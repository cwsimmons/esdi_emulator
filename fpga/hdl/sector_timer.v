==> flow/design.v <==
module sector_timer #(
    parameter PULSE_WIDTH = 500  
) (
    input csr_aclk,
    input csr_aresetn,
    input csr_awvalid,
    output csr_awready,
    input [4:0] csr_awaddr,
    input [2:0] csr_awprot,
    input csr_wvalid,
    output csr_wready,
    input [31:0] csr_wdata,
    input [3:0] csr_wstrb,
    output reg csr_bvalid,
    input csr_bready,
    output reg [1:0] csr_bresp,
    input csr_arvalid,
    output csr_arready,
    input [4:0] csr_araddr,
    input [2:0] csr_arprot,
    output reg csr_rvalid,
    input csr_rready,
    output reg [31:0] csr_rdata,
    output reg [1:0] csr_rresp,
    output reg esdi_index,
    output reg esdi_sector,
    output reg [31:0] cycle_count,
    output reg [7:0] sector_number,
    (* X_INTERFACE_INFO = "xilinx.com:signal:interrupt:1.0 intr INTERRUPT" *) 
    (* X_INTERFACE_PARAMETER = "SENSITIVITY LEVEL_HIGH" *)
    output interrupt
);
    reg write_addr_valid;
    reg write_data_valid;
    reg [4:0] write_addr;
    reg [31:0] write_data;
    assign csr_awready = !write_addr_valid;
    assign csr_wready = !write_data_valid;
    assign csr_arready = !csr_rvalid || csr_rready;
    reg [31:0] control_register;
    wire enable = control_register[0];
    wire interrupt_enable = control_register[1];
    reg [31:0] sector_length;
    reg [31:0] interrupt_time;
    reg [7:0] num_sectors;
    reg interrupt_time_reached;
    assign interrupt = interrupt_time_reached && interrupt_enable;
    always @(posedge csr_aclk)
    begin
        if (!csr_aresetn)
        begin
            control_register <= 32'b0000;
            sector_length <= 0;
            num_sectors <= 0;
            cycle_count <= 0;
            sector_number <= 0;
            esdi_index <= 0;
            esdi_sector <= 0;
            write_addr_valid <= 0;
            write_data_valid <= 0;
            csr_bvalid <= 0;
            csr_rvalid <= 0;
            interrupt_time_reached <= 0;
        end
        else
        begin
            if (enable)
            begin
                cycle_count <= cycle_count + 1;
                if (cycle_count == 0)
                begin
                    if (sector_number == 0)
                        esdi_index <= 1;
                    else
                        esdi_sector <= 1;
                end
                else if (cycle_count == PULSE_WIDTH)
                begin
                    esdi_index <= 0;
                    esdi_sector <= 0;
                end
                else if (cycle_count == sector_length)
                begin
                    cycle_count <= 0;
                    if (sector_number == (num_sectors - 1))
                    begin
                        sector_number <= 0;
                    end
                    else
                    begin
                        sector_number <= sector_number + 1;
                    end
                end
                if (cycle_count == interrupt_time)
                begin
                    interrupt_time_reached <= 1;
                end
            end
            else
            begin
                cycle_count <= 0;
                sector_number <= 0;
                esdi_index <= 0;
                esdi_sector <= 0;
            end
            if (csr_bready)
                csr_bvalid <= 0;
            if (csr_rready)
                csr_rvalid <= 0;
            if (csr_awvalid && csr_awready)
            begin
                write_addr_valid <= 1;
                write_addr <= csr_awaddr;
            end
            if (csr_wvalid && csr_wready)
            begin
                write_data_valid <= 1;
                write_data <= csr_wdata;
            end
            if (write_addr_valid && write_data_valid && (!csr_bvalid || csr_bready))
            begin
                write_addr_valid <= 0;
                write_data_valid <= 0;
                case (write_addr[4:2])
                    0 : control_register <= write_data;
                    1 : sector_length <= write_data;            
                    2 : num_sectors <= write_data[7:0];
                    5 : interrupt_time <= write_data;
                endcase
                csr_bvalid <= 1;
                csr_bresp <= 2'b00;
            end
            if (csr_arvalid && (!csr_rvalid || csr_rready))
            begin
                case (csr_araddr[4:2])
                    0 : begin
                        csr_rdata <= {29'b0, interrupt_time_reached, control_register[1:0]};
                        interrupt_time_reached <= 0;
                    end
                    1 : csr_rdata <= sector_length;
                    2 : csr_rdata <= {24'b0, num_sectors};
                    3 : csr_rdata <= {24'b0, sector_number};
                    4 : csr_rdata <= cycle_count;
                    5 : csr_rdata <= interrupt_time;
                endcase
                csr_rvalid <= 1;
                csr_rresp <= 2'b00;
            end
        end
    end
endmodule
[Tool chain data of sector_timer]
The steps from the RTL of sector_timer to its reports follow in flow order.
Line numbers count from 1 in the design file above.
Operators carry their Yosys type and port widths (W data, S select, Z words).
Library cell names are shortened.
Not given: -
Set-up
  design top: sector_timer
  clock port: csr_aclk
  cell library: sky130hd
  corner: tt_025C_1v80

[Word-level counts]
Source: Yosys, flattened and elaborated, memories not mapped. Widths are those after wreduce. Registers that Yosys merges into a memory's read port (data or address) are not register bits. Print and check cells do not count. Equal cells are merged and count once.
Storage and ports
  output and inout port bits: 84
  elaborated cells: 86
  register bits: 190
Operators by class
  reduce/logical cells: 32
  equality and inequality tests: 14
  $add $sub $neg: 3
  bitwise gates (word level): 3
  multiplexer cells: 18
Operators with widths (count)
  $pmux W32 S6: 1
  $mux W32: 3
  $eq A32 B32 Y1: 2
  $add A32 B1 Y32 const B: 1
  $eq A32 B9 Y1 const B: 1
  $logic_not A32 Y1: 1
  $eq A8 B32 Y1: 1
  $reduce_and A2 Y1: 8
  $mux W1: 13
  $eq A3 B2 Y1 const B: 3
  $eq A3 B3 Y1 const B: 3
  $reduce_and A3 Y1: 3
  $sub A8 B1 Y9 const B: 1
  $add A8 B1 Y8 const B: 1
  $logic_not A8 Y1: 1
  $mux W8: 1
  $logic_and A1 B1 Y1: 6
  $reduce_bool A2 Y1: 3
  $eq A3 B1 Y1 const B: 2
  $logic_not A3 Y1: 2
  $reduce_bool A6 Y1: 1
  $logic_not A1 Y1: 4
  $not A1 Y1: 3
  $logic_or A1 B1 Y1: 2
  $ne A2 B1 Y1 const B: 1
  $ne A2 B2 Y1 const B: 1
  $reduce_or A2 Y1: 1

[Depth]
Depth = most cells in a row (Yosys ltp): at word level without a register or memory, in the mapped netlist without a sequential cell, where the memories' decode and read muxes count.
Depth
  word-level depth: 5
  ABC_AREA: 0
  gate-level depth with buffers: 11
  gate-level depth less buffers: 8

[Netlist]
The flow's flattened synthesis, as Yosys stat reports it; memories are mapped. The netlist is that of the ABC_AREA named above (0 if unset); the other value can give another one.
Mapped netlist
  sequential area: 4754.6 um^2
  flip-flop cells: 188
  mapped cells: 869
  cell area after synthesis: 9256.4 um^2
Cell types (count)
  edfxtp_1: 99
  dfxtp_1: 89
  xnor2_1: 53
  xor2_1: 48
  mux2i_1: 40
  nor2_4: 29
  nand2_1: 86
  nor2_1: 80
  a21boi_0: 34
  a21oi_1: 32
  clkbuf_1: 40
  nand3_1: 22
  nand4_1: 16
  nor4_1: 16
  buf_6: 8
  inv_1: 24
  nor2b_1: 14
  buf_2: 15
Other cell types: 41; their cells: 124.

[Worst setup path after synthesis]
OpenSTA on the mapped netlist: ideal clock, no wires. The path of least setup slack (recovery checks aside). Input and output delay are each 20% of the period. Register names are those of the netlist, which keeps one name where synthesis merged equal registers.
Timing path post-synthesis
  kind: input port to flip-flop
  from: input csr_araddr[3]
  to: register csr_rdata[0]
  driving pins on the path: 4
  slack: 0.151 ns
  external input delay: 0.454 ns
  period: 2.27 ns
  path delay: 1.665 ns
  launch time at the first pin: 0.454 ns
  arrival time: 1.728 ns
  buffers on the path: 2
  synthesis period reached: 2.119 ns
"path delay" = arrival - input delay + setup time.
"driving pins on the path" counts driving pins, that of a launching flip-flop among them; a cell with two outputs on the path counts twice.
"synthesis period reached" = period - worst setup slack (recovery checks aside). The figure is calculated, with input and output delays left at 20% of the set period.
Between the ends stands the longest chain of elaborated cells between them, by number of cells; it is not shown to be the way that was timed. Of several equally long chains one is given.
A line is the first line of the expression or statement that the cell stems from. Yosys adds cells for indexed reads and writes and turns some case tables into memories.
A register here has more assigning lines than the two given.
The path ends at the enable pin of a flip-flop; only ways to that pin are counted.
Between the ends, post-synthesis
  path through: clkbuf_1 -> clkbuf_1 -> nand2_1 -> and4_1
  length of the longest elaborated chain: 3
Ends and longest elaborated chain, post-synthesis
  from (decl): line 19  | input [4:0] csr_araddr,
  $eq A3 B3 Y1: line 135  | case (csr_araddr[4:2])
  $reduce_bool A6 Y1
  $reduce_and A3 Y1
  to (assign): line 137  | csr_rdata <= {29'b0, interrupt_time_reached, control_register[1:0]};
  to (assign): line 140  | 1 : csr_rdata <= sector_length;
  to (decl): line 23  | output reg [31:0] csr_rdata,

[Worst path after layout]
From the final timing report of flow run B: the path of least setup slack in the routed layout; clock arrival at registers is part of the times.
Timing path post-layout
  kind: flip-flop to flip-flop
  from: register cycle_count[8]
  to: register cycle_count[0]
  period: 2.36 ns
  launch time at the first pin: 0.43 ns
  driving pins on the path: 10
  slack: 0.29 ns
  buffers on the path: 3
  arrival time: 2.44 ns
Between the ends stands the longest chain of elaborated cells between them, by number of cells; it is not shown to be the way that was timed. Of several equally long chains one is given.
A register here has more assigning lines than the two given.
Between the ends, post-layout
  path through: dfxtp_2 -> buf_6 -> or4_4 -> nor3_4 -> or2b_4 -> a211oi_4 -> nand2b_4 -> buf_4 -> buf_8 -> nor2_2
  length of the longest elaborated chain: 4
Ends and longest elaborated chain, post-layout
  from (decl): line 27  | output reg [31:0] cycle_count,
  from (assign): line 55  | cycle_count <= 0;
  from (assign): line 69  | cycle_count <= cycle_count + 1;
  $eq A32 B32 Y1: line 82  | else if (cycle_count == sector_length)
  $mux W32: line 82
  $mux W32: line 77  | else if (cycle_count == PULSE_WIDTH)
  $mux W32: line 70  | if (cycle_count == 0)
  to (assign): line 69
  to (assign): line 84  | cycle_count <= 0;
  to (decl): line 27

==> runs of sector_timer <==
Measured data: module sector_timer, platform sky130hd, 2 stored runs of the flow under differing settings, order arbitrary. Input and output delays are each 20% of the period that was set; the output load is 0.01 pF.
"achieved clock period" is the run's clock period less its worst setup slack. It is reckoned from that one timing run; input and output delays stay at 20% of the period that was set.
"worst setup path time": the worst setup path's part of the clock period (all of it between registers, 20% less for each end at a port) less its slack. A launch clock that arrives late makes it longer, a capture clock that arrives late makes it shorter.
By "power" is meant OpenSTA's value without simulated activity: inputs other than the clock are taken to toggle once in ten clock periods, and the tool carries that through the logic.
[flow run A] settings: period_ns=1.57, CORE_UTILIZATION=71, SETUP_SLACK_MARGIN=0.45, PLACE_DENSITY_LB_ADDON=0.06, CORE_MARGIN=6, TNS_END_PERCENT=20, ABC_AREA=1, GPL_TIMING_DRIVEN=0, GPL_ROUTABILITY_DRIVEN=0, MIN_ROUTING_LAYER=met1, MAX_ROUTING_LAYER=met5, CAP_MARGIN=20, SLEW_MARGIN=20
[flow run A] result: did not finish, clock tree synthesis stopped with DPL-0033
[flow run B] settings: period_ns=2.36, SETUP_SLACK_MARGIN=0.56, CAP_MARGIN=20, CORE_MARGIN=2, CORE_UTILIZATION=40, SLEW_MARGIN=20
[flow run B] result: chip area after synthesis (Yosys) 9256.4 um^2, die area 24373.5 um^2, standard-cell area of the final layout 12284.3 um^2, utilization 0.541, worst setup slack after layout 0.289 ns, total negative slack 0.000 ns, worst hold slack 0.458 ns, power 0.006738 W, achieved clock period 2.071 ns, worst setup path time 2.07 ns, worst setup path kind flip-flop to flip-flop
