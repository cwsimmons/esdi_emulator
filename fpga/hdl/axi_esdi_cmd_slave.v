==> flow/design.v <==
module axi_esdi_cmd_controller #(
    parameter DATA_SETUP = 6,  
    parameter ACK_TO_NREQ = 6,  
    parameter ATTN_TO_CMPL = 10,
    parameter BIT_TIMEOUT = 10_000_00  
) (
    input csr_aclk,
    input csr_aresetn,
    input csr_awvalid,
    output csr_awready,
    input [4:0] csr_awaddr,
    input [2:0] csr_awprot,
    input csr_wvalid,
    output csr_wready,
    input [31:0] csr_wdata,
    input [3:0] csr_wstrb,
    output reg csr_bvalid,
    input csr_bready,
    output reg [1:0] csr_bresp,
    input csr_arvalid,
    output csr_arready,
    input [4:0] csr_araddr,
    input [2:0] csr_arprot,
    output reg csr_rvalid,
    input csr_rready,
    output reg [31:0] csr_rdata,
    output reg [1:0] csr_rresp,
    (* X_INTERFACE_INFO = "xilinx.com:signal:interrupt:1.0 intr INTERRUPT" *) 
    (* X_INTERFACE_PARAMETER = "SENSITIVITY LEVEL_HIGH" *)
    output interrupt,
    input esdi_transfer_req,
    input esdi_command_data,
    output esdi_transfer_ack,
    output esdi_confstat_data,
    output esdi_command_complete,
    output esdi_attention,
    output esdi_ready,
    output esdi_drive_selected
);
    reg write_addr_valid;
    reg write_data_valid;
    reg [4:0] write_addr;
    reg [31:0] write_data;
    assign csr_awready = !write_addr_valid;
    assign csr_wready = !write_data_valid;
    assign csr_arready = !csr_rvalid || csr_rready;
    reg [31:0] control_register;
    wire soft_reset = control_register[0];
    wire interface_enable = control_register[1];
    wire drive_selected = control_register[2];
    wire drive_ready = control_register[3];
    reg buffered_data_out_valid;
    reg [31:0] buffered_data_out;
    reg buffered_data_in_valid;
    reg [31:0] buffered_data_in;
    reg [2:0] state;
    reg sending;
    reg [5:0] bit_count;
    reg [31:0] cycle_count;
    reg [16:0] data_out;     
    reg [16:0] data_in;
    reg transfer_ack;
    reg confstat_data;
    reg command_complete;
    reg command_pending;
    reg attention;
    reg [2:0] esdi_transfer_req_shift;
    reg [2:0] esdi_command_data_shift;
    assign esdi_transfer_ack = transfer_ack && drive_selected;
    assign esdi_confstat_data = confstat_data && drive_selected;
    assign esdi_command_complete = command_complete && interface_enable && drive_selected;
    assign esdi_attention = attention && drive_selected;
    assign esdi_ready = drive_ready && drive_selected;
    assign esdi_drive_selected = drive_selected;
    assign interrupt = command_pending;
    always @(posedge csr_aclk)
    begin
        if (!csr_aresetn)
        begin
            control_register <= 0;
            transfer_ack <= 0;
            confstat_data <= 0;
            command_complete <= 1;
            attention <= 0;
            state <= 0;
            bit_count <= 0;
            sending <= 0;
            buffered_data_out_valid <= 0;
            buffered_data_in_valid <= 0;
            write_addr_valid <= 0;
            write_data_valid <= 0;
            csr_bvalid <= 0;
            csr_rvalid <= 0;
        end
        else
        begin
            cycle_count <= cycle_count + 1;
            esdi_transfer_req_shift <= {esdi_transfer_req, esdi_transfer_req_shift[2:1]};
            esdi_command_data_shift <= {esdi_command_data, esdi_command_data_shift[2:1]};
            if (state == 0)
            begin
                if (esdi_transfer_req_shift[0] && interface_enable)
                begin
                    if (!sending)
                    begin
                        data_in <= {data_in[15:0], esdi_command_data_shift[0]};
                    end
                    else
                    begin
                        confstat_data <= data_out[16];
                        data_out <= data_out << 1;
                    end
                    bit_count <= bit_count + 1;
                    state <= 1;
                    cycle_count <= 0;
                    if (bit_count == 0)
                    begin
                        command_complete <= 0;
                    end
                end
                else if ((bit_count | sending) && (cycle_count == BIT_TIMEOUT))
                begin
                    state <= 4;
                    cycle_count <= 0;
                end
            end
            else if (state == 1)
            begin
                if (cycle_count == DATA_SETUP)
                begin
                    transfer_ack <= 1;
                    cycle_count <= 0;
                    state <= 2;
                end
            end
            else if (state == 2)
            begin
                if (!esdi_transfer_req_shift[0])
                begin
                    cycle_count <= 0;
                    transfer_ack <= 0;
                    if (bit_count == 17)
                    begin
                        bit_count <= 0;
                        if (!sending)
                        begin
                            buffered_data_in_valid <= 1;
                            buffered_data_in <= {15'h0, (~^data_in[16:1] != data_in[0]), data_in[16:1]};
                            command_pending <= 1;
                            state <= 3;
                        end
                        else
                        begin
                            command_complete <= 1;
                            confstat_data <= 0;
                            state <= 0;
                            sending <= 0;
                        end
                    end
                    else
                    begin
                        state <= 0;
                    end
                end
                else if (cycle_count == BIT_TIMEOUT)
                begin
                    state <= 4;
                    cycle_count <= 0;
                end
            end
            else if (state == 3)
            begin
                if (!command_pending)
                begin
                    state <= 0;
                    cycle_count <= 0;
                    if (buffered_data_out_valid)
                    begin
                        sending <= 1;
                        buffered_data_out_valid <= 0;
                        data_out <= {buffered_data_out[15:0], ~^buffered_data_out[15:0]};
                    end
                    else
                    begin
                        sending <= 0;
                        command_complete <= 1;
                    end
                end
            end
            else if (state == 4)
            begin
                if (cycle_count == 0)
                begin
                    attention <= 1;
                end
                else if (cycle_count == ATTN_TO_CMPL)
                begin
                    state <= 0;
                    bit_count <= 0;
                    sending <= 0;
                    command_complete <= 1;
                    transfer_ack <= 0;
                end
            end
            if (soft_reset)
            begin
                attention <= 0;
                command_pending <= 0;
                buffered_data_out_valid <= 0;
                buffered_data_in_valid <= 0;
            end
            if (csr_bready)
                csr_bvalid <= 0;
            if (csr_rready)
                csr_rvalid <= 0;
            if (csr_awvalid && csr_awready)
            begin
                write_addr_valid <= 1;
                write_addr <= csr_awaddr;
            end
            if (csr_wvalid && csr_wready)
            begin
                write_data_valid <= 1;
                write_data <= csr_wdata;
            end
            if (write_addr_valid && write_data_valid && (!csr_bvalid || csr_bready))
            begin
                write_addr_valid <= 0;
                write_data_valid <= 0;
                case (write_addr[4:2])
                    0 : control_register <= write_data;
                    2 : begin
                        buffered_data_out_valid <= 1;
                        buffered_data_out <= write_data;
                    end
                    3 : if (write_data[0] == 0) command_pending <= 0;    
                    4 : attention <= write_data[0];
                endcase
                csr_bvalid <= 1;
                csr_bresp <= 2'b00;
            end
            if (csr_arvalid && (!csr_rvalid || csr_rready))
            begin
                case (csr_araddr[4:2])
                    0 : csr_rdata <= control_register;
                    1 : csr_rdata <= {28'h0, attention, command_pending, buffered_data_in_valid, buffered_data_out_valid};
                    2 : begin
                        csr_rdata <= buffered_data_in;
                        buffered_data_in_valid <= 0;
                    end
                    3 : csr_rdata <= {31'h0, command_pending};
                    4 : csr_rdata <= {31'h0, attention};
                endcase
                csr_rvalid <= 1;
                csr_rresp <= 2'b00;
            end
        end
    end
endmodule
-- Step by step through the tools: axi_esdi_cmd_controller
The steps from the RTL of axi_esdi_cmd_controller to its reports follow in flow order.
Line numbers count from 1 in the design file above.
Operators: Yosys type, input widths -> output width; for muxes data width and select width s.
Cell names lack the library's common part.
A cell with n/a has no value.
- top: axi_esdi_cmd_controller
- clock input: csr_aclk
- standard-cell library: sky130hd
- corner: tt_025C_1v80

-- Word level
Source: Yosys, flattened and elaborated, memories not mapped. Widths are those after wreduce. Registers that Yosys merges into a memory's read port (data or address) are not register bits. Print and check cells do not count. Equal cells are merged and count once.
- bits in registers: 227
- noted output and inout port bits: 48
- add/subtract/negate cells at 2
- equal/unequal tests at 45
- noted multiplexer cells: 120
- bitwise logic cells: 6
- noted reduce/logical cells: 58
- operators with widths (operator ; number):
    $mux 32 ; 10
    $pmux 32 s5 ; 1
    $mux 17 ; 8
    $mux 1 ; 76
    $mux 6 ; 10
    $mux 3 ; 13
    $reduce_xnor 16->1 ; 2
    $add 32x1->32 const B ; 1
    $eq 32x20->1 const B ; 1
    $eq 32x3->1 const B ; 1
    $eq 32x4->1 const B ; 1
    $logic_not 32->1 ; 1
    $reduce_and 7->1 ; 4
    $ne 3x3->1 const B ; 9
    $reduce_and 8->1 ; 3
    $eq 3x2->1 const B ; 6
    $reduce_bool 3->1 ; 6
    $ne 4x4->1 const B ; 4
    $reduce_bool 5->1 ; 3
    $logic_and 1x1->1 ; 12
    $ne 2x1->1 const B ; 6
    $reduce_bool 2->1 ; 6
    $reduce_and 11->1 ; 1
    $ne 5x5->1 const B ; 2
    $eq 3x3->1 const B ; 3
    $logic_not 3->1 ; 3
    $ne 2x2->1 const B ; 4
    $reduce_bool 4->1 ; 2
Other operator kinds: 18; their cells: 32.

-- Depth
Yosys ltp: most cells in a row. Word level: on the elaborated netlist, between registers, memories and ports. Mapped: between sequential cells and ports; inverters and the memories' decode and read muxes count.
- depth after elaboration at 10
- ABC_AREA: 1
- noted mapped depth: 15
- noted depth with buffers taken out: 13

-- After synthesis
Yosys stat after the flow's synthesis: flattened, memories mapped to cells. It holds for the ABC_AREA given above (unset counts as 0); a run with the other value may have another netlist.
Totals and module areas in this step are rounded.
- standard cells after synthesis: 956
- cell area after synthesis at 9900 sq um
- flip-flop cells at 227
- noted buffers: 30
- cell types (cell type ; number):
    edfxtp_1 ; 173
    dfxtp_1 ; 54
    nand2_1 ; 181
    nor2_1 ; 137
    inv_1 ; 96
    xnor2_1 ; 31
    o21ai_0 ; 53
    nand3_1 ; 45
    xor2_1 ; 24
    a21oi_1 ; 37
    nor2_4 ; 13
    nor3_1 ; 16
    ha_1 ; 6
    nand4_1 ; 11
    nor2_2 ; 10
    clkbuf_1 ; 14
    nand2_2 ; 7
    buf_12 ; 2
Other cell types: 25; their cells: 46.

-- Path before layout
Source: OpenSTA report_checks on the synthesized netlist (no wires, ideal clock, input and output delay 20% of the period each), path of least setup slack; recovery checks are left aside. Register names are those of the netlist, which keeps one name where synthesis merged equal registers.
- path type: input to register
- from: in csr_aresetn
- to: reg write_data[0]
- period at 3040 ps
- noted input delay: 608 ps
- noted library setup time: 461 ps
- noted arrival time: 3110 ps
- required time: 2579 ps
- noted setup slack: -531 ps
- noted delay of the path: 2963 ps
- noted stages on the path: 3
- noted buffers on the path: 1
- noted period reached after synthesis: 3571 ps
"delay of the path" is the arrival time less input delay plus setup time.
"stages on the path": output pins that drive a net of the path, with the launching flip-flop's if there is one; two outputs of one cell count as two.
"period reached after synthesis" is the clock period less the worst setup slack; recovery checks do not enter. This is arithmetic on one report: input and output delays are still those of the set period (20% each).
The rows between start and end are the longest chain of elaborated cells between them; the timing report does not say that the signal goes this way. Where chains are equally long, one stands for them.
Each line given opens the expression or statement behind the cell; cells for indexed reads and writes are added by Yosys, which also makes memories of some case tables.
- path through: inv_1 > clkbuf_1 > nor3_1
- length of the longest elaborated chain: 1
- elaborated cells on any way between the ends: 1
- RTL lines with such cells at 0
- classes of those cells: reduce/logical (1)
- ends and longest elaborated chain, post-synthesis (what ; RTL line ; source):
    start: declaration ; 8 ; input csr_aresetn,
    $reduce_and 2->1 ; n/a ;
    end: assignment ; 224 ; write_data <= csr_wdata;
    end: declaration ; 43 ; reg [31:0] write_data;

-- Worst path after layout
From the final timing report of run A: the path of least setup slack in the routed layout; clock arrival at registers is part of the times.
The path's times are printed in steps of 10 ps; the period is the one set.
- path type: register to output
- from: reg control_register[2]
- to: out esdi_command_complete
- period at 2960 ps
- noted arrival time: 1990 ps
- required time: 2370 ps
- noted setup slack: 370 ps
- noted stages on the path: 4
- noted buffers on the path: 1
The rows between start and end are the longest chain of elaborated cells between them; the timing report does not say that the signal goes this way. Where chains are equally long, one stands for them.
- path through: dfxtp_1 > inv_1 > nor2_1 > clkdlybuf4s50_1
- length of the longest elaborated chain: 1
- elaborated cells on any way between the ends: 1
- RTL lines with such cells at 1
- classes of those cells: reduce/logical (1)
- ends and longest elaborated chain, post-layout (what ; RTL line ; source):
    start: declaration ; 47 ; reg [31:0] control_register;
    start: assignment ; 80 ; control_register <= 0;
    start: assignment ; 231 ; 0 : control_register <= write_data;
    $logic_and 1x1->1 ; 71 ; assign esdi_command_complete = command_complete && interface_enable && drive_selected;
    end: declaration ; 35 ; output esdi_command_complete,

Ticket comment

2 stored runs of axi_esdi_cmd_controller in the flow (synthesis by Yosys, layout by OpenROAD, sky130hd cells), in arbitrary order. Constraints: input delay and output delay 20% of the set period each, output load 0.01 pF.
By "clock period reached" is meant the clock period of the run minus its worst setup slack. This is arithmetic on one report: input and output delays are still those of the set period (20% each).
"worst setup path time": the worst setup path's part of the clock period (all of it between registers, 20% less for each end at a port) less its slack. A launch clock that arrives late makes it longer, a capture clock that arrives late makes it shorter.
"total power after layout": no workload was simulated; the value follows from the tool's default switching activity.
"worst setup path time" is known to 10 ps.
Measured values are rounded.

Run A

==> flow/run.sh <==
#!/bin/bash
# the make line also repeats the synthesis and layout settings of config.mk as NAME=value (left out here)
make -C /OpenROAD-flow-scripts/flow DESIGN_CONFIG=/design/flow/config.mk WORK_HOME=/design/flow/orfs CLKGATE_MAP_FILE= finish
==> flow/config.mk <==
export PLATFORM = sky130hd
export DESIGN_NAME = axi_esdi_cmd_controller
export DESIGN_NICKNAME = axi_esdi_cmd_controller
export VERILOG_FILES = /design/flow/design.v
export SDC_FILE = /design/flow/constraint.sdc
export NUM_CORES = 4
export LEC_CHECK = 0
export ABC_AREA = 1
export CAP_MARGIN = 20
export CELL_PAD_IN_SITES_GLOBAL_PLACEMENT = 0
export CORE_MARGIN = 3
export CORE_UTILIZATION = 62
export GPL_ROUTABILITY_DRIVEN = 1
export PLACE_DENSITY = 0.51
export SETUP_SLACK_MARGIN = -0.03
export SLEW_MARGIN = 15
==> flow/constraint.sdc <==
create_clock -name core_clock -period 2.96 [get_ports {csr_aclk}]
set_input_delay 0.5920 -clock core_clock [delete_from_list [all_inputs] [get_ports {csr_aclk}]]
set_output_delay 0.5920 -clock core_clock [all_outputs]
set_load 0.01 [all_outputs]

Measured in run A:
- worst setup path time: 1,990 ps
- kind of the worst setup path: register to output
- lowest setup slack at 370 ps
- final utilization at 77%
- area inside the die boundary at 17,000 sq um
- noted the total power after layout: 7.0 mW
- standard-cell area after routing at 12,000 sq um
- noted the post-route worst hold slack: 420 ps
- clock period reached: 2,586 ps
- chip area in the Yosys report at 9,900 sq um
- final setup TNS: 0 ps

Run B

==> flow/run.sh <==
#!/bin/bash
# the make line also repeats the synthesis and layout settings of config.mk as NAME=value (left out here)
make -C /OpenROAD-flow-scripts/flow DESIGN_CONFIG=/design/flow/config.mk WORK_HOME=/design/flow/orfs CLKGATE_MAP_FILE= finish
==> flow/config.mk <==
export PLATFORM = sky130hd
export DESIGN_NAME = axi_esdi_cmd_controller
export DESIGN_NICKNAME = axi_esdi_cmd_controller
export VERILOG_FILES = /design/flow/design.v
export SDC_FILE = /design/flow/constraint.sdc
export NUM_CORES = 4
export LEC_CHECK = 0
export ABC_AREA = 1
export CAP_MARGIN = 25
export CELL_PAD_IN_SITES_GLOBAL_PLACEMENT = 1
export CORE_ASPECT_RATIO = 1.28
export CORE_MARGIN = 2
export CORE_UTILIZATION = 64
export CTS_CLUSTER_DIAMETER = 218
export GPL_TIMING_DRIVEN = 0
export HOLD_SLACK_MARGIN = 0.28
export MAX_ROUTING_LAYER = met4
export MIN_ROUTING_LAYER = met1
export PLACE_DENSITY_LB_ADDON = 0.03
export SLEW_MARGIN = 20
export TNS_END_PERCENT = 50
==> flow/constraint.sdc <==
create_clock -name core_clock -period 4.22 [get_ports {csr_aclk}]
set_input_delay 0.8440 -clock core_clock [delete_from_list [all_inputs] [get_ports {csr_aclk}]]
set_output_delay 0.8440 -clock core_clock [all_outputs]
set_load 0.01 [all_outputs]

Measured in run B:
- worst setup path time: 2,210 ps
- kind of the worst setup path: input to register
- standard-cell area after routing at 12,000 sq um
- chip area in the Yosys report at 9,900 sq um
- noted the total power after layout: 4.7 mW
- final setup TNS: 0 ps
- final utilization at 78%
- area inside the die boundary at 16,000 sq um
- lowest setup slack at 1,200 ps
- clock period reached: 3,055 ps
- noted the post-route worst hold slack: 430 ps
