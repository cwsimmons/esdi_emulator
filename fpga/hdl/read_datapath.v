==> flow/design.v <==
module read_datapath (
    input csr_aclk,
    input csr_aresetn,
    output trig_out, 
    input trig_out_ack, 
    input trig_in, 
    output trig_in_ack, 
    input parallel_aclk,
    input parallel_aresetn,
    input csr_awvalid,
    output csr_awready,
    input [4:0] csr_awaddr,
    input [2:0] csr_awprot,
    input csr_wvalid,
    output csr_wready,
    input [31:0] csr_wdata,
    input [3:0] csr_wstrb,
    output reg csr_bvalid,
    input csr_bready,
    output reg [1:0] csr_bresp,
    input csr_arvalid,
    output csr_arready,
    input [4:0] csr_araddr,
    input [2:0] csr_arprot,
    output reg csr_rvalid,
    input csr_rready,
    output reg [31:0] csr_rdata,
    output reg [1:0] csr_rresp,
    input parallel_tvalid,
    output parallel_tready,
    input [7:0] parallel_tdata,
    input parallel_tlast,
    input [7:0] parallel_tid,
    input [7:0] sector_number,
    input [31:0] cycle_count,
    input esdi_read_gate,
    output esdi_read_data,
    output reg esdi_read_clock,
    output reg read_data_valid,
    output reg esdi_read_data_ungated
);
    reg write_addr_valid;
    reg write_data_valid;
    reg [4:0] write_addr;
    reg [31:0] write_data;
    assign csr_awready = !write_addr_valid;
    assign csr_wready = !write_data_valid;
    assign csr_arready = !csr_rvalid || csr_rready;
    reg [31:0] control_register;
    wire silence = control_register[0];
    reg [6:0] clocks_per_halfbit;
    reg [3:0] esdi_read_gate_shift;
    reg [7:0] clock_counter;
    reg reading;
    reg hold_valid;
    reg [7:0] hold_data;
    reg hold_last;
    reg [7:0] hold_id;
    reg [6:0] shift_reg;
    reg shift_reg_last;
    reg [2:0] bit_count;
    reg underflow;
    reg missed_deadline;
    assign parallel_tready = !hold_valid;
    assign esdi_read_data = esdi_read_data_ungated && !esdi_read_gate_shift[1] && !silence;
    always @(posedge csr_aclk)
    begin
        esdi_read_gate_shift <= {esdi_read_gate, esdi_read_gate_shift[3:1]};
        if (!csr_aresetn)
        begin
            control_register <= 0;
            clocks_per_halfbit <= 5;
            write_addr_valid <= 0;
            write_data_valid <= 0;
            csr_bvalid <= 0;
            csr_rvalid <= 0;
            hold_valid <= 0;
            clock_counter <= 0;
            reading <= 0;
            underflow <= 0;
            missed_deadline <= 0;
            read_data_valid <= 0;
        end
        else
        begin
            read_data_valid <= 0;
            if (parallel_tvalid && parallel_tready)
            begin
                hold_valid <= 1;
                hold_data <= parallel_tdata;
                hold_last <= parallel_tlast;
                hold_id <= parallel_tid;
            end
            if (cycle_count == 0 && hold_valid && hold_id == sector_number)
            begin
                reading <= 1;
                shift_reg_last <= 0;
                bit_count <= 3'b111;  
            end
            clock_counter <= clock_counter + 1;
            if (clock_counter == (clocks_per_halfbit - 1))
            begin
                esdi_read_clock <= 1;
            end
            else if (clock_counter == ((clocks_per_halfbit << 1) - 1))
            begin
                clock_counter <= 0;
                esdi_read_clock <= 0;
                read_data_valid <= 1;
                if (reading)
                begin
                    bit_count <= bit_count + 1;
                    if (bit_count == 3'b111)
                    begin
                        if (shift_reg_last)
                        begin
                            reading <= 0;
                            esdi_read_data_ungated <= 0;
                        end
                        else
                        begin
                            if (!hold_valid)
                                underflow <= 1;
                            shift_reg <= hold_data[6:0];
                            shift_reg_last <= hold_last;
                            hold_valid <= 0;
                            esdi_read_data_ungated <= hold_data[7];
                        end
                    end
                    else
                    begin
                        shift_reg <= {shift_reg[5:0], 1'b0};
                        esdi_read_data_ungated <= shift_reg[6];
                    end
                end
                else
                begin
                    esdi_read_data_ungated <= 0;
                end
            end
            if (!esdi_read_gate_shift[1] && esdi_read_gate_shift[0])
            begin
                if (!reading)
                    missed_deadline <= 1;
            end
            if (csr_bready)
                csr_bvalid <= 0;
            if (csr_rready)
                csr_rvalid <= 0;
            if (csr_awvalid && csr_awready)
            begin
                write_addr_valid <= 1;
                write_addr <= csr_awaddr;
            end
            if (csr_wvalid && csr_wready)
            begin
                write_data_valid <= 1;
                write_data <= csr_wdata;
            end
            if (write_addr_valid && write_data_valid && (!csr_bvalid || csr_bready))
            begin
                write_addr_valid <= 0;
                write_data_valid <= 0;
                case (write_addr[4:2])
                    0 : control_register <= write_data;
                    1 : begin
                            missed_deadline <= write_data[1];
                            underflow <= write_data[0];
                        end
                    2 : clocks_per_halfbit <= write_data[6:0];
                endcase
                csr_bvalid <= 1;
                csr_bresp <= 2'b00;
            end
            if (csr_arvalid && (!csr_rvalid || csr_rready))
            begin
                case (csr_araddr[4:2])
                    0 : csr_rdata <= control_register;
                    1 : csr_rdata <= {30'b0, missed_deadline, underflow};
                    2 : csr_rdata <= {25'h0, clocks_per_halfbit};
                endcase
                csr_rvalid <= 1;
                csr_rresp <= 2'b00;
            end
        end
    end
endmodule
=== Step by step through the tools: read_datapath ===
Tool output for the design above, in the order of the flow.
Lines are those of the file above, counted from 1.
Operators carry their Yosys type and port widths (W data, S select, Z words).
Library cell names are shortened.
A cell with -- has no value.

* Design top: read_datapath
* Clock port: csr_aclk
* Library: sky130hd
* Corner: tt_025C_1v80

=== After elaboration ===
Counts by Yosys on the flattened word-level netlist (proc, flatten, opt, wreduce; memories kept). Register bits leave out memories and registers merged into their read ports (data or address). Print and check cells are left out. Cells with the same type and inputs are merged into one.

* Add/subtract/negate cells: 4
* Equal/unequal tests: 9
* Mux-type cells: 47
* Bitwise gates (word level): 2
* Reduce/logical cells: 38

{| class="wikitable"
|+ Operators with widths
! kind !! count
|-
| $pmux W32 S3 || 1
|-
| $eq A8 B32 Y1 || 2
|-
| $mux W1 || 38
|-
| $logic_not A32 Y1 || 1
|-
| $mux W8 || 2
|-
| $mux W7 || 2
|-
| $reduce_and A2 Y1 || 6
|-
| $mux W3 || 4
|-
| $logic_and A1 B1 Y1 || 11
|-
| $sub A8 B1 Y9 const B || 1
|-
| $sub A7 B1 Y8 const B || 1
|-
| $add A8 B1 Y8 const B || 1
|-
| $eq A8 B8 Y1 || 1
|-
| $logic_not A1 Y1 || 7
|-
| $reduce_bool A2 Y1 || 3
|-
| $eq A3 B1 Y1 const B || 2
|-
| $eq A3 B2 Y1 const B || 2
|-
| $logic_not A3 Y1 || 2
|-
| $reduce_and A3 Y1 || 2
|-
| $reduce_and A5 Y1 || 1
|-
| $reduce_or A2 Y1 || 2
|-
| $add A3 B1 Y3 const B || 1
|-
| $eq A3 B3 Y1 const B || 1
|-
| $reduce_bool A3 Y1 || 1
|-
| $logic_or A1 B1 Y1 || 2
|-
| $not A1 Y1 || 2
|-
| $ne A2 B2 Y1 const B || 1
|}

* Flip-flop bits (word level): 159
* Output and inout bits: 48
* Word-level cells: 125

=== Longest topological paths ===
Longest topological path by Yosys (ltp), each cell counted once; first at word level (registers and memories cut), then after technology mapping (sequential cells cut; the memories' decode and read muxes count).

* Depth in word-level cells: 9
* ABC_AREA: 0
* Gate-level depth with buffers: 10
* Gate-level depth less buffers: 8

=== Netlist ===
Source: synth_stat.txt of the flow (Yosys; design flattened, memories mapped). It holds for the ABC_AREA given above (unset counts as 0); a run with the other value may have another netlist.
Totals and module areas in this step are rounded.

{| class="wikitable"
|+ Cells by type
! cell !! count
|-
| edfxtp_1 || 97
|-
| dfxtp_1 || 60
|-
| nand2_1 || 75
|-
| a21oi_1 || 41
|-
| nor2b_1 || 30
|-
| xnor2_1 || 16
|-
| nor2_1 || 34
|-
| xor2_1 || 14
|-
| clkbuf_1 || 25
|-
| mux2i_1 || 8
|-
| a22o_1 || 9
|-
| mux2_2 || 6
|-
| inv_1 || 14
|-
| ha_1 || 4
|-
| nor4_1 || 8
|-
| buf_4 || 6
|-
| o21ai_0 || 9
|-
| and3_1 || 7
|}

Not listed: further types 35, cells in them 64.

* Standard cells after synthesis: 527
* Cell area after synthesis: 6250 µm²
* Flip-flops: 157
* Buffers: 35

=== Timing after synthesis ===
OpenSTA on the mapped netlist: ideal clock, no wires. The path of least setup slack (recovery checks aside). Input and output delay are each 20% of the period. Register names are those of the netlist, which keeps one name where synthesis merged equal registers.

* Path kind: input -> register
* Start point: input port csr_aresetn
* End point: register csr_rdata[0]
* Clock period: 10000 ps
* Library setup time: 594 ps
* Launch time at the first pin: 2000 ps
* Arrival: 7328 ps
* Data required time: 9406 ps
* Slack: 2078 ps
* Path delay: 5922 ps
* Driving pins on the path: 3
* Buffers on the path: 1
* Synthesis period reached: 7922 ps

"path delay" = arrival - input delay + setup time.
"driving pins on the path" counts driving pins, that of a launching flip-flop among them; a cell with two outputs on the path counts twice.
"synthesis period reached" = period - worst setup slack (recovery checks aside). The figure is calculated, with input and output delays left at 20% of the set period.
The rows between start and end are the longest chain of elaborated cells between them; the timing report does not say that the signal goes this way. Where chains are equally long, one stands for them.
A line is the first line of the expression or statement that the cell stems from. Yosys adds cells for indexed reads and writes and turns some case tables into memories.
A register here has more assigning lines than the two given.

* Cells stage by stage: clkbuf_1 > nand2_1 > a2111oi_0
* Length of the longest elaborated chain: 1
* Elaborated cells on any way between the ends: 1
* RTL lines with such cells: 0

{| class="wikitable"
|+ RTL lines, path after synthesis
! element !! RTL line !! RTL
|-
| from (decl) || 3 || <nowiki>input csr_aresetn,</nowiki>
|-
| $reduce_and A3 Y1 || -- ||
|-
| to (assign) || 178 || <nowiki>0 : csr_rdata <= control_register;</nowiki>
|-
| to (assign) || 179 || <nowiki>1 : csr_rdata <= {30'b0, missed_deadline, underflow};</nowiki>
|-
| to (decl) || 27 || <nowiki>output reg [31:0] csr_rdata,</nowiki>
|}

=== Timing after layout ===
Path of least setup slack in the final report of stored run 1 (OpenROAD, finished layout, wires in). Where an end is a register, its clock arrival counts in the times.
The report prints the path's times to 10 ps; the period is as set.

* Path kind: input -> output
* Start point: input port csr_rready
* End point: output port csr_arready
* Clock period: 7120 ps
* Launch time at the first pin: 1420 ps
* Arrival: 2690 ps
* Data required time: 5700 ps
* Slack: 3000 ps
* Driving pins on the path: 4
* Buffers on the path: 2

The rows between start and end are the longest chain of elaborated cells between them; the timing report does not say that the signal goes this way. Where chains are equally long, one stands for them.

* Cells stage by stage: clkdlybuf4s50_1 > nor2b_1 > inv_1 > clkdlybuf4s50_1
* Length of the longest elaborated chain: 1
* Elaborated cells on any way between the ends: 1

{| class="wikitable"
|+ RTL lines, path after layout
! element !! RTL line !! RTL
|-
| from (decl) || 26 || <nowiki>input csr_rready,</nowiki>
|-
| $logic_or A1 B1 Y1 || 48 || <nowiki>assign csr_arready = !csr_rvalid || csr_rready;</nowiki>
|-
| to (decl) || 22 || <nowiki>output csr_arready,</nowiki>
|}

Module read_datapath, platform sky130hd: 2 stored runs of the flow (Yosys, OpenROAD) with differing settings, in no particular order. Input and output delays are each 20% of the period that was set; the output load is 0.01 pF.
"achieved clock period" = clock period - worst setup slack. The figure is calculated, with input and output delays left at 20% of the set period.
"power" is the tool's figure for a default switching activity; nothing was simulated.
Results are given in rounded form.

Stored run 1
==> flow/run.sh <==
#!/bin/bash
# the make line also repeats the synthesis and layout settings of config.mk as NAME=value (left out here)
make -C /OpenROAD-flow-scripts/flow DESIGN_CONFIG=/design/flow/config.mk WORK_HOME=/design/flow/orfs CLKGATE_MAP_FILE= finish
==> flow/config.mk <==
export PLATFORM = sky130hd
export DESIGN_NAME = read_datapath
export DESIGN_NICKNAME = read_datapath
export VERILOG_FILES = /design/flow/design.v
export SDC_FILE = /design/flow/constraint.sdc
export NUM_CORES = 4
export LEC_CHECK = 0
export CAP_MARGIN = 40
export CORE_MARGIN = 2
export CORE_UTILIZATION = 39
export CTS_CLUSTER_DIAMETER = 90
export GPL_ROUTABILITY_DRIVEN = 1
export GPL_TIMING_DRIVEN = 1
export MAX_ROUTING_LAYER = met5
export PLACE_DENSITY = 0.43
export SETUP_SLACK_MARGIN = 1.34
export SLEW_MARGIN = 20
==> flow/constraint.sdc <==
create_clock -name core_clock -period 7.12 [get_ports {csr_aclk}]
set_input_delay 1.4240 -clock core_clock [delete_from_list [all_inputs] [get_ports {csr_aclk}]]
set_output_delay 1.4240 -clock core_clock [all_outputs]
set_load 0.01 [all_outputs]

==> results of stored run 1 <==
chip area after synthesis (Yosys): 6250 µm²
die area: 17100 µm²
utilization: 0.54
worst setup slack after layout: 3000 ps
total negative slack: 0 ps
worst hold slack: 329 ps
power: 2020 uW
achieved clock period: 4117 ps

Stored run 2
==> flow/run.sh <==
#!/bin/bash
# the make line also repeats the synthesis and layout settings of config.mk as NAME=value (left out here)
make -C /OpenROAD-flow-scripts/flow DESIGN_CONFIG=/design/flow/config.mk WORK_HOME=/design/flow/orfs CLKGATE_MAP_FILE= finish
==> flow/config.mk <==
export PLATFORM = sky130hd
export DESIGN_NAME = read_datapath
export DESIGN_NICKNAME = read_datapath
export VERILOG_FILES = /design/flow/design.v
export SDC_FILE = /design/flow/constraint.sdc
export NUM_CORES = 4
export LEC_CHECK = 0
export ABC_AREA = 1
export CAP_MARGIN = 30
export CELL_PAD_IN_SITES_DETAIL_PLACEMENT = 2
export CELL_PAD_IN_SITES_GLOBAL_PLACEMENT = 1
export CORE_ASPECT_RATIO = 0.8
export CORE_MARGIN = 2
export CORE_UTILIZATION = 41
export MAX_ROUTING_LAYER = met5
export PLACE_DENSITY = 0.93
export SETUP_SLACK_MARGIN = 0.74
export SLEW_MARGIN = 20
==> flow/constraint.sdc <==
create_clock -name core_clock -period 5.15 [get_ports {csr_aclk}]
set_input_delay 1.0300 -clock core_clock [delete_from_list [all_inputs] [get_ports {csr_aclk}]]
set_output_delay 1.0300 -clock core_clock [all_outputs]
set_load 0.01 [all_outputs]

==> results of stored run 2 <==
chip area after synthesis (Yosys): 6320 µm²
die area: 16400 µm²
utilization: 0.572
worst setup slack after layout: 1780 ps
total negative slack: 0 ps
worst hold slack: 343 ps
power: 3000 uW
achieved clock period: 3365 ps
